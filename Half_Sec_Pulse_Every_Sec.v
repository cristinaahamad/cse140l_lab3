==> flow/design.v <==
module Half_Sec_Pulse_Per_Sec(
			      input wire  i_rst,  
			      input wire  i_clk,  
			      output wire o_sec_tick,  
			      output wire o_sec_enab
			      );
parameter CLK_FREQ = 12000000;
localparam CLK_CYCLES_PER_HALF_SEC = CLK_FREQ/2;
localparam COUNTER_WIDTH = $clog2(CLK_CYCLES_PER_HALF_SEC+15);
reg [4-1:0] l_precount;
reg [COUNTER_WIDTH-1-4:0] l_count;    
reg [1:0] delay_line;								   
reg  sec_clk;    
assign o_sec_tick = sec_clk;
   reg sec_clkD;
   always @(posedge i_clk) begin
      sec_clkD <= sec_clk;
   end
   assign o_sec_enab = sec_clk & ~ sec_clkD;
wire [4-1:0] o_adder_div_precntr11;
defparam vbuf_precount_cntrl1.N = 4;
N_bit_counter vbuf_precount_cntrl1(
.result (o_adder_div_precntr11[4-1:0])       ,  
.r1 (l_precount[4-1:0])                      ,  
.up (1'b1)
);
wire [COUNTER_WIDTH-1-4:0] o_adder_div_cntr11;
defparam vbuf_count_cntrl1.N = COUNTER_WIDTH-4;
N_bit_counter vbuf_count_cntrl1(
.result (o_adder_div_cntr11[COUNTER_WIDTH-1-4:0])       ,  
.r1 (l_count[COUNTER_WIDTH-1-4:0])                      ,  
.up (1'b1)
);
wire [COUNTER_WIDTH-1:0] l_count_test = {l_count, l_precount} ^ (CLK_CYCLES_PER_HALF_SEC);
always@(posedge i_clk or posedge i_rst) begin
    if(i_rst) begin
        l_count <= 0;
		l_precount<=0;
        sec_clk <= 0;
		delay_line <= 2'b00;
    end
    else begin
        l_precount[3:0] <= o_adder_div_precntr11[3:0];
		delay_line[1:0] <= {delay_line[0], &l_precount};
	    l_count <= (~|(l_count_test))?                0: 
		           (delay_line[0] & ~delay_line[1])? o_adder_div_cntr11: l_count;
		sec_clk <= (~|(l_count_test))? ~sec_clk : sec_clk;
    end
end
endmodule
module N_bit_counter (
result      ,  
r1          ,   
up
);
parameter N = 4;
parameter N_1 = N - 1;
input    [N_1:0]   r1         ;
input              up         ; 
output   [N_1:0]  result      ;
wire     [N_1:0]    r1        ;
wire     [N_1:0]    result    ;
wire     [N_1:0]      ci       ;
assign result[0] = ~r1[0];
genvar i;
generate
    for (i = 1; i < N; i=i+1) 
    begin : counter_gen_label	
        assign ci[i] = (up)? &r1[i-1:0] : ~|r1[i-1:0];
        xor (result[i], r1[i], ci[i]);
    end
endgenerate
endmodule  
* From RTL to reports: Half_Sec_Pulse_Per_Sec *
What the tools print for Half_Sec_Pulse_Per_Sec, step after step.
Line numbers count from 1 in the design file above.
Not given: --

inputs
  top module = Half_Sec_Pulse_Per_Sec
  clock input = i_clk
  library = sky130hd
  library corner = tt_025C_1v80

* Elaborated design *
Counts by Yosys on the flattened word-level netlist (proc, flatten, opt, wreduce; memories kept). Register bits leave out memories and registers merged into their read ports (data or address). Print and check cells are left out. Cells with the same type and inputs are merged into one.

bit counts
  flip-flop bits (word level) = 27
  input port bits = 2
  output and inout port bits = 2
  cells after elaboration = 58

cells by class
  equal/unequal tests = 1
  mux-type cells = 2
  bitwise logic cells = 29
  reduce/logical cells = 21

operators with widths
  kind                           number
  2-to-1 mux 19 bit              2
  OR reduction 23 bit            1
  XOR 1 bit                      21
  AND reduction 18 bit           1
  AND reduction 17 bit           1
  AND reduction 16 bit           1
  AND reduction 15 bit           1
  AND reduction 14 bit           1
  AND reduction 13 bit           1
  AND reduction 12 bit           1
  AND reduction 11 bit           1
  inverter 10 bit                1
  AND reduction 10 bit           1
  AND reduction 9 bit            1
  AND reduction 4 bit            2
  AND reduction 8 bit            1
  AND reduction 7 bit            1
  AND reduction 3 bit            2
  AND reduction 6 bit            1
  inverter 1 bit                 5
  AND reduction 5 bit            1
  AND reduction 2 bit            2
  bitwise AND 1 bit              2
  != test 2 bit with constant B  1

* Longest topological paths *
Yosys ltp: most cells in a row. Word level: on the elaborated netlist, between registers, memories and ports. Mapped: between sequential cells and ports; inverters and the memories' decode and read muxes count.

logic depth
  word-level depth = 4
  ABC_AREA = 0
  mapped depth = 7

* Mapped cells and area *
Yosys stat after the flow's synthesis: flattened, memories mapped to cells. It holds for the ABC_AREA given above (unset counts as 0); a run with the other value may have another netlist.
The area totals of this step are shown rounded.

synthesis totals
  mapped cells = 121
  chip area (Yosys) = 1340 sq um
  sequential area = 671 sq um
  flip-flops = 27

cells by type
  type                       number  total area (sq um)
  sky130_fd_sc_hd__dfrtp_1   26      650.624
  sky130_fd_sc_hd__ha_1      9       112.608
  sky130_fd_sc_hd__xor2_1    9       78.826
  sky130_fd_sc_hd__nor2_1    16      60.058
  sky130_fd_sc_hd__mux2i_1   5       50.048
  sky130_fd_sc_hd__xnor2_1   4       35.034
  sky130_fd_sc_hd__nand3_1   6       30.029
  sky130_fd_sc_hd__nand4_1   4       25.024
  sky130_fd_sc_hd__inv_1     6       22.522
  sky130_fd_sc_hd__nand4_4   1       21.27
  sky130_fd_sc_hd__nor4_4    1       21.27
  sky130_fd_sc_hd__dfxtp_1   1       20.019
  sky130_fd_sc_hd__nand2_1   5       18.768
  sky130_fd_sc_hd__nor4_1    3       18.768
  sky130_fd_sc_hd__a21oi_1   3       15.014
  sky130_fd_sc_hd__and3_1    2       12.512
  sky130_fd_sc_hd__and4bb_2  1       12.512
  sky130_fd_sc_hd__nor2b_1   2       12.512

Not listed: further types 14, cells in them 17.
By module: a second synthesis without flattening, with its own total; a netlist apart from the flattened one above.

second synthesis, totals
  cells (unflattened synthesis) = 189
  area total of the unflattened synthesis = 1660 sq um

Rows give one instance, submodules left out.

by module
  module                  instances  cells  area (sq um)  seq. area (sq um)
  Half_Sec_Pulse_Per_Sec  1          105    1050          671
  N_bit_counter (N=19)    1          74     529           0.0
  N_bit_counter (N=4)     1          10     76.3          0.0

* Path before layout *
OpenSTA on the mapped netlist: ideal clock, no wires. The path of least setup slack (recovery checks aside). Input and output delay are each 20% of the period. Register names are those of the netlist, which keeps one name where synthesis merged equal registers.

timing post-synthesis
  path type = flip-flop to flip-flop
  from = register l_count[0]
  to = register l_count[15]
  period = 2.41 ns
  time at the first pin = 0.000 ns
  arrival time = 1.700 ns
  required time = 2.333 ns
  slack = 0.632 ns
  path delay = 1.777 ns
  stages = 6
  path buffers = 0
  synthesis period reached = 1.778 ns

"path delay" = arrival - input delay + setup time.
"stages" counts driving pins, that of a launching flip-flop among them; a cell with two outputs on the path counts twice.
"synthesis period reached" is the clock period less the worst setup slack; recovery checks do not enter. This is arithmetic on one report: input and output delays are still those of the set period (20% each).
The rows between start and end are the longest chain of elaborated cells between them; the timing report does not say that the signal goes this way. Where chains are equally long, one stands for them.
Each line given opens the expression or statement behind the cell; cells for indexed reads and writes are added by Yosys, which also makes memories of some case tables.

between the ends, post-synthesis
  cell sequence = sky130_fd_sc_hd__dfrtp_1 > sky130_fd_sc_hd__ha_1 > sky130_fd_sc_hd__nand4_4 > sky130_fd_sc_hd__or4_4 > sky130_fd_sc_hd__or3_1 > sky130_fd_sc_hd__a21oi_1
  length of the longest elaborated chain = 4

RTL lines, path post-synthesis
  what                  line  source
  start, declared       11    reg [COUNTER_WIDTH-1-4:0] l_count;
  start, assigned       37    l_count <= 0;
  start, assigned       45    l_count <= (~|(l_count_test))? 0:
  AND reduction 15 bit  69    assign ci[i] = (up)? &r1[i-1:0] : ~|r1[i-1:0];
  XOR 1 bit             70    xor (result[i], r1[i], ci[i]);
  2-to-1 mux 19 bit     46    (delay_line[0] & ~delay_line[1])? o_adder_div_cntr11: l_count;
  2-to-1 mux 19 bit     45
  end, assigned         37
  end, assigned         45
  end, declared         11

* Worst path after layout *
Path of least setup slack in the final report of record 1 (OpenROAD, finished layout, wires in). Where an end is a register, its clock arrival counts in the times.

timing after layout
  path type = flip-flop to flip-flop
  from = register l_count[0]
  to = register l_count[12]
  period = 3.25 ns
  time at the first pin = 0.27 ns
  arrival time = 2.30 ns
  required time = 3.37 ns
  slack = 1.07 ns
  stages = 7
  path buffers = 0

The rows between start and end are the longest chain of elaborated cells between them; the timing report does not say that the signal goes this way. Where chains are equally long, one stands for them.

between the ends, after layout
  cell sequence = sky130_fd_sc_hd__dfrtp_1 > sky130_fd_sc_hd__inv_1 > sky130_fd_sc_hd__ha_1 > sky130_fd_sc_hd__nor4b_1 > sky130_fd_sc_hd__nand4_1 > sky130_fd_sc_hd__nor4_4 > sky130_fd_sc_hd__nor2_1
  length of the longest elaborated chain = 4

RTL lines, path after layout
  what                  line  source
  start, declared       11    reg [COUNTER_WIDTH-1-4:0] l_count;
  start, assigned       37    l_count <= 0;
  start, assigned       45    l_count <= (~|(l_count_test))? 0:
  AND reduction 12 bit  69    assign ci[i] = (up)? &r1[i-1:0] : ~|r1[i-1:0];
  XOR 1 bit             70    xor (result[i], r1[i], ci[i]);
  2-to-1 mux 19 bit     46    (delay_line[0] & ~delay_line[1])? o_adder_div_cntr11: l_count;
  2-to-1 mux 19 bit     45
  end, assigned         37
  end, assigned         45
  end, declared         11

Data sheet: physical implementation of Half_Sec_Pulse_Per_Sec

Flow measurements of Half_Sec_Pulse_Per_Sec on sky130hd: 2 stored runs with different settings, listed in no order. Input and output delays are each 20% of the period that was set; the output load is 0.01 pF.
"achieved clock period" = clock period - worst setup slack. The figure is calculated, with input and output delays left at 20% of the set period.
By "worst setup path time" is meant the share of the clock period that the worst setup path is allowed (20% is reserved at inputs, 20% at outputs), minus its slack. Clock arrival times at its registers enter into it.
"power": no workload was simulated; the value follows from the tool's default switching activity.
Measured values are rounded.

Record 1
==> flow/run.sh <==
#!/bin/bash
# the make line also repeats the synthesis and layout settings of config.mk as NAME=value (left out here)
make -C /OpenROAD-flow-scripts/flow DESIGN_CONFIG=/design/flow/config.mk WORK_HOME=/design/flow/orfs CLKGATE_MAP_FILE= finish
==> flow/config.mk <==
export PLATFORM = sky130hd
export DESIGN_NAME = Half_Sec_Pulse_Per_Sec
export DESIGN_NICKNAME = Half_Sec_Pulse_Per_Sec
export VERILOG_FILES = /design/flow/design.v
export SDC_FILE = /design/flow/constraint.sdc
export NUM_CORES = 4
export LEC_CHECK = 0
export CAP_MARGIN = 20
export CELL_PAD_IN_SITES_GLOBAL_PLACEMENT = 3
export CORE_ASPECT_RATIO = 1.34
export CORE_MARGIN = 2
export CORE_UTILIZATION = 38
export CTS_CLUSTER_DIAMETER = 250
export CTS_CLUSTER_SIZE = 56
export HOLD_SLACK_MARGIN = 0.05
export MAX_ROUTING_LAYER = met4
export MIN_ROUTING_LAYER = met1
export PLACE_DENSITY_LB_ADDON = 0.04
export SLEW_MARGIN = 15
export TNS_END_PERCENT = 90
==> flow/constraint.sdc <==
create_clock -name core_clock -period 3.25 [get_ports {i_clk}]
set_input_delay 0.6500 -clock core_clock [delete_from_list [all_inputs] [get_ports {i_clk}]]
set_output_delay 0.6500 -clock core_clock [all_outputs]
set_load 0.01 [all_outputs]

==> results of record 1 <==
chip area after synthesis (Yosys): 1340 sq um
die area: 4010 sq um
standard-cell area of the final layout: 1460 sq um
utilization: 44.3 %
worst setup slack after layout: 1.07 ns
total negative slack: 0.000 ns
power: 0.000543 W
achieved clock period: 2.177 ns
worst setup path time: 2.18 ns
worst setup path kind: flip-flop to flip-flop

Record 2
==> flow/run.sh <==
#!/bin/bash
# the make line also repeats the synthesis and layout settings of config.mk as NAME=value (left out here)
make -C /OpenROAD-flow-scripts/flow DESIGN_CONFIG=/design/flow/config.mk WORK_HOME=/design/flow/orfs CLKGATE_MAP_FILE= finish
==> flow/config.mk <==
export PLATFORM = sky130hd
export DESIGN_NAME = Half_Sec_Pulse_Per_Sec
export DESIGN_NICKNAME = Half_Sec_Pulse_Per_Sec
export VERILOG_FILES = /design/flow/design.v
export SDC_FILE = /design/flow/constraint.sdc
export NUM_CORES = 4
export LEC_CHECK = 0
export ABC_AREA = 0
export CAP_MARGIN = 30
export CORE_MARGIN = 2
export CORE_UTILIZATION = 35
export CTS_CLUSTER_SIZE = 35
export HOLD_SLACK_MARGIN = -0.06
export MAX_ROUTING_LAYER = met5
export MIN_ROUTING_LAYER = met2
export SETUP_SLACK_MARGIN = 0.3
export SLEW_MARGIN = 20
==> flow/constraint.sdc <==
create_clock -name core_clock -period 1.44 [get_ports {i_clk}]
set_input_delay 0.2880 -clock core_clock [delete_from_list [all_inputs] [get_ports {i_clk}]]
set_output_delay 0.2880 -clock core_clock [all_outputs]
set_load 0.01 [all_outputs]

==> results of record 2 <==
chip area after synthesis (Yosys): 1340 sq um
die area: 4330 sq um
standard-cell area of the final layout: 1860 sq um
utilization: 50.8 %
worst setup slack after layout: -0.344 ns
total negative slack: -5.22 ns
power: 0.00123 W
achieved clock period: 1.784 ns
worst setup path time: 1.78 ns
worst setup path kind: flip-flop to flip-flop
