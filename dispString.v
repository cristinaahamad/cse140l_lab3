==> flow/design.v <==
module dispString(
		  output reg 	   rdy,
		  output reg [7:0] dOut,
		  input wire [7:0] b0,
		  input wire [7:0] b1,
		  input wire [7:0] b2,
		  input wire [7:0] b3,
		  input wire [7:0] b4,
		  input wire [7:0] b5,
		  input wire [7:0] b6,
		  input wire [7:0] b7,
		  input wire go,
		  input wire 	   rst,
		  input wire 	   clk);
   reg [3:0] 			   cnt;
   wire [7:0] 			   dOutP;
   always @(posedge clk) begin
      if (rst)
	cnt <= 4'b0000;
      else begin
	 if (go | (cnt != 4'b0000))
	   cnt <= cnt + 1;
	 else
	   cnt <= cnt;
      end
      dOut <= dOutP;
      rdy <= cnt[0];
   end
   assign dOutP = 
		  (cnt[3:1]==3'b000) ? b0 :
		  (cnt[3:1]==3'b001) ? b1 :
		  (cnt[3:1]==3'b010) ? b2 :
		  (cnt[3:1]==3'b011) ? b3 :
		  (cnt[3:1]==3'b100) ? b4 :
		  (cnt[3:1]==3'b101) ? b5 :
		  (cnt[3:1]==3'b110) ? b6 : b7;
endmodule  
=== From RTL to reports: dispString ===
Tool output for the design above, in the order of the flow.
Line numbers count from 1 in the design file above.
Operators carry their Yosys type and port widths (W data, S select, Z words).
Library cell names are shortened.
A cell with - has no value.

* Design top: dispString
* Clock input: clk
* Library: sky130hd
* Library corner: tt_025C_1v80

=== Word-level counts ===
Source: Yosys, flattened and elaborated, memories not mapped. Widths are those after wreduce; folded enables and synchronous resets count as part of the registers. Registers that Yosys merges into a memory's read port (data or address) are not register bits. Print and check cells do not count. Equal cells are merged and count once.

* Register bits: 13
* Output and inout bits: 9

* Add/subtract/negate cells: 1
* Reduce/logical cells: 2
* Muxes and demuxes: 7
* Equality and inequality tests: 6
* Bitwise operators: 1

{| class="wikitable"
|+ Operators with widths
! cell !! number
|-
| $mux W8 || 7
|-
| $eq A3 B3 Y1 const B || 3
|-
| $eq A3 B2 Y1 const B || 2
|-
| $add A4 B1 Y4 const B || 1
|-
| $reduce_bool A4 Y1 || 1
|-
| $eq A3 B1 Y1 const B || 1
|-
| $logic_not A3 Y1 || 1
|-
| $or A1 B1 Y1 || 1
|}

=== Longest topological paths ===
Yosys ltp: most cells in a row. Word level: on the elaborated netlist, between registers, memories and ports. Mapped: between sequential cells and ports; inverters and the memories' decode and read muxes count.

* Word-level depth: 8
* ABC_AREA: 0
* Gate-level depth with buffers: 6
* Gate-level depth less buffers: 6

=== Mapped cells and area ===
Source: synth_stat.txt of the flow (Yosys; design flattened, memories mapped). It holds for the ABC_AREA given above (unset counts as 0); a run with the other value may have another netlist.
Totals and module areas in this step are rounded.

* Synthesis area: 1,020 sq um
* Mapped cells: 121
* Buffer cells: 10
* Flip-flops: 13
* Sequential area: 260 sq um

{| class="wikitable"
|+ Cells by type
! cell type !! number !! area in all (sq um)
|-
| dfxtp_1 || 13 || 260.25
|-
| mux2i_1 || 9 || 90.086
|-
| mux2_2 || 5 || 56.304
|-
| nor2_1 || 15 || 56.304
|-
| o32ai_1 || 6 || 52.55
|-
| o22a_1 || 5 || 43.792
|-
| a21oi_1 || 8 || 40.038
|-
| a211oi_1 || 5 || 37.536
|-
| nor2b_1 || 5 || 31.28
|-
| a2111oi_1 || 3 || 30.029
|-
| a2111oi_2 || 2 || 30.029
|-
| buf_4 || 4 || 30.029
|-
| nor3_1 || 6 || 30.029
|-
| ha_1 || 2 || 25.024
|-
| a311oi_1 || 2 || 17.517
|-
| o221ai_1 || 2 || 17.517
|-
| xnor2_1 || 2 || 17.517
|-
| a21boi_0 || 2 || 15.014
|}

Not listed: further types 14, cells in them 25.

=== Worst setup path after synthesis ===
Path of least setup slack by OpenSTA after synthesis, without wires, with an ideal clock, recovery checks aside; 20% of the period is set as input and as output delay. Where synthesis merged equal registers, the netlist keeps one of their names.

* Path type: register to register
* Start: register cnt[2]
* End: register dOut[0]
* Delay of the path: 1.351 ns
* Arrival: 1.210 ns
* Period: 2.89 ns
* Time at the first pin: 0.000 ns
* Stages on the path: 7
* Setup time: 0.141 ns
* Slack: 1.539 ns
* Path buffers: 2
* Synthesis period reached: 1.351 ns

"delay of the path" is the arrival time less input delay plus setup time.
"stages on the path": output pins that drive a net of the path, with the launching flip-flop's if there is one; two outputs of one cell count as two.
"synthesis period reached" is the clock period less the worst setup slack; recovery checks do not enter. This is arithmetic on one report: input and output delays are still those of the set period (20% each).
The rows between start and end are the longest chain of elaborated cells between them; the timing report does not say that the signal goes this way. Where chains are equally long, one stands for them.
A line is the first line of the expression or statement that the cell stems from. Yosys adds cells for indexed reads and writes and turns some case tables into memories.
A register here has more assigning lines than the two given.

* Cells stage by stage: dfxtp_1 > buf_4 > or2b_1 > buf_6 > o32ai_1 > o22a_1 > a2111oi_2
* Cells in the longest elaborated chain: 8
* Elaborated cells between the ends (all ways): 14
* Classes of those cells: 6 x eq/ne; 7 x mux; 1 x reduce/logical

{| class="wikitable"
|+ Ends and longest elaborated chain, after synthesis
! what !! RTL line !! RTL
|-
| start: declaration || 15 || <nowiki>reg [3:0] cnt;</nowiki>
|-
| start: assignment || 22 || <nowiki>cnt <= cnt + 1;</nowiki>
|-
| start: assignment || 24 || <nowiki>cnt <= cnt;</nowiki>
|-
| $eq A3 B3 Y1 || 36 || <nowiki>(cnt[3:1]==3'b110) ? b6 : b7;</nowiki>
|-
| $mux W8 || 36 ||
|-
| $mux W8 || 35 || <nowiki>(cnt[3:1]==3'b101) ? b5 :</nowiki>
|-
| $mux W8 || 34 || <nowiki>(cnt[3:1]==3'b100) ? b4 :</nowiki>
|-
| $mux W8 || 33 || <nowiki>(cnt[3:1]==3'b011) ? b3 :</nowiki>
|-
| $mux W8 || 32 || <nowiki>(cnt[3:1]==3'b010) ? b2 :</nowiki>
|-
| $mux W8 || 31 || <nowiki>(cnt[3:1]==3'b001) ? b1 :</nowiki>
|-
| $mux W8 || 30 || <nowiki>(cnt[3:1]==3'b000) ? b0 :</nowiki>
|-
| end: assignment || 26 || <nowiki>dOut <= dOutP;</nowiki>
|-
| end: declaration || 3 || <nowiki>output reg [7:0] dOut,</nowiki>
|}

=== Timing after layout ===
From the final timing report of record 2: the path of least setup slack in the routed layout; clock arrival at registers is part of the times.

* Path type: register to register
* Start: register cnt[2]
* End: register dOut[7]
* Slack: -0.04 ns
* Path buffers: 2
* Time at the first pin: 0.28 ns
* Stages on the path: 7
* Setup time: 0.14 ns
* Arrival: 1.62 ns
* Period: 1.44 ns

The rows between start and end are the longest chain of elaborated cells between them; the timing report does not say that the signal goes this way. Where chains are equally long, one stands for them.
A register here has more assigning lines than the two given.

* Cells stage by stage: dfxtp_1 > buf_4 > or2b_1 > buf_6 > o32ai_1 > o22a_1 > a2111oi_2
* Cells in the longest elaborated chain: 8
* Elaborated cells between the ends (all ways): 14
* Classes of those cells: 6 x eq/ne; 7 x mux; 1 x reduce/logical

{| class="wikitable"
|+ Ends and longest elaborated chain, after layout
! what !! RTL line !! RTL
|-
| start: declaration || 15 || <nowiki>reg [3:0] cnt;</nowiki>
|-
| start: assignment || 22 || <nowiki>cnt <= cnt + 1;</nowiki>
|-
| start: assignment || 24 || <nowiki>cnt <= cnt;</nowiki>
|-
| $eq A3 B3 Y1 || 36 || <nowiki>(cnt[3:1]==3'b110) ? b6 : b7;</nowiki>
|-
| $mux W8 || 36 ||
|-
| $mux W8 || 35 || <nowiki>(cnt[3:1]==3'b101) ? b5 :</nowiki>
|-
| $mux W8 || 34 || <nowiki>(cnt[3:1]==3'b100) ? b4 :</nowiki>
|-
| $mux W8 || 33 || <nowiki>(cnt[3:1]==3'b011) ? b3 :</nowiki>
|-
| $mux W8 || 32 || <nowiki>(cnt[3:1]==3'b010) ? b2 :</nowiki>
|-
| $mux W8 || 31 || <nowiki>(cnt[3:1]==3'b001) ? b1 :</nowiki>
|-
| $mux W8 || 30 || <nowiki>(cnt[3:1]==3'b000) ? b0 :</nowiki>
|-
| end: assignment || 26 || <nowiki>dOut <= dOutP;</nowiki>
|-
| end: declaration || 3 || <nowiki>output reg [7:0] dOut,</nowiki>
|}

==> runs of dispString <==
Record of 2 stored runs of the RTL-to-layout flow on dispString, platform sky130hd. The runs are unordered. Constraints: input delay and output delay 20% of the set period each, output load 0.01 pF.
"clock period achieved" = clock period - worst setup slack. The figure is calculated, with input and output delays left at 20% of the set period.
"critical setup path time" is the time allowed to the run's worst setup path (the clock period less input and output delay, where it has them) less its slack. Clock arrival times count: a late capture clock shortens it, a late launch clock lengthens it.
Measured values are rounded.

=== Record 1 ===
{| class="wikitable"
! Setting !! Value
|-
| period_ns || 2.34
|-
| CORE_UTILIZATION || 36
|-
| PLACE_DENSITY_LB_ADDON || 0.02
|-
| CORE_ASPECT_RATIO || 0.5
|-
| CELL_PAD_IN_SITES_GLOBAL_PLACEMENT || 1
|-
| CELL_PAD_IN_SITES_DETAIL_PLACEMENT || 2
|-
| GPL_ROUTABILITY_DRIVEN || 1
|-
| CTS_CLUSTER_SIZE || 53
|-
| CAP_MARGIN || 30
|-
| MIN_ROUTING_LAYER || met2
|-
| MAX_ROUTING_LAYER || met5
|-
| CORE_MARGIN || 2
|-
| SLEW_MARGIN || 20
|}
No final report: placement broke off with DPL-0033.

=== Record 2 ===
{| class="wikitable"
! Setting !! Value
|-
| period_ns || 1.44
|-
| CORE_UTILIZATION || 42
|-
| SETUP_SLACK_MARGIN || -0.12
|-
| PLACE_DENSITY || 0.57
|-
| TNS_END_PERCENT || 75
|-
| GPL_TIMING_DRIVEN || 0
|-
| GPL_ROUTABILITY_DRIVEN || 1
|-
| CTS_CLUSTER_DIAMETER || 123
|-
| SLEW_MARGIN || 10
|-
| MIN_ROUTING_LAYER || met1
|-
| CAP_MARGIN || 20
|-
| CORE_MARGIN || 2
|-
! Result !! Value
|-
| Area of the synthesized netlist || 1,020 sq um
|-
| Standard-cell area after routing || 1,880 sq um
|-
| Clock period achieved || 1.480 ns
|-
| Critical setup path time || 1.48 ns
|-
| Worst setup path kind || register to register
|-
| Worst setup slack after layout || -0.040 ns
|-
| Setup TNS || -0.180 ns
|-
| Die area || 2,840 sq um
|}
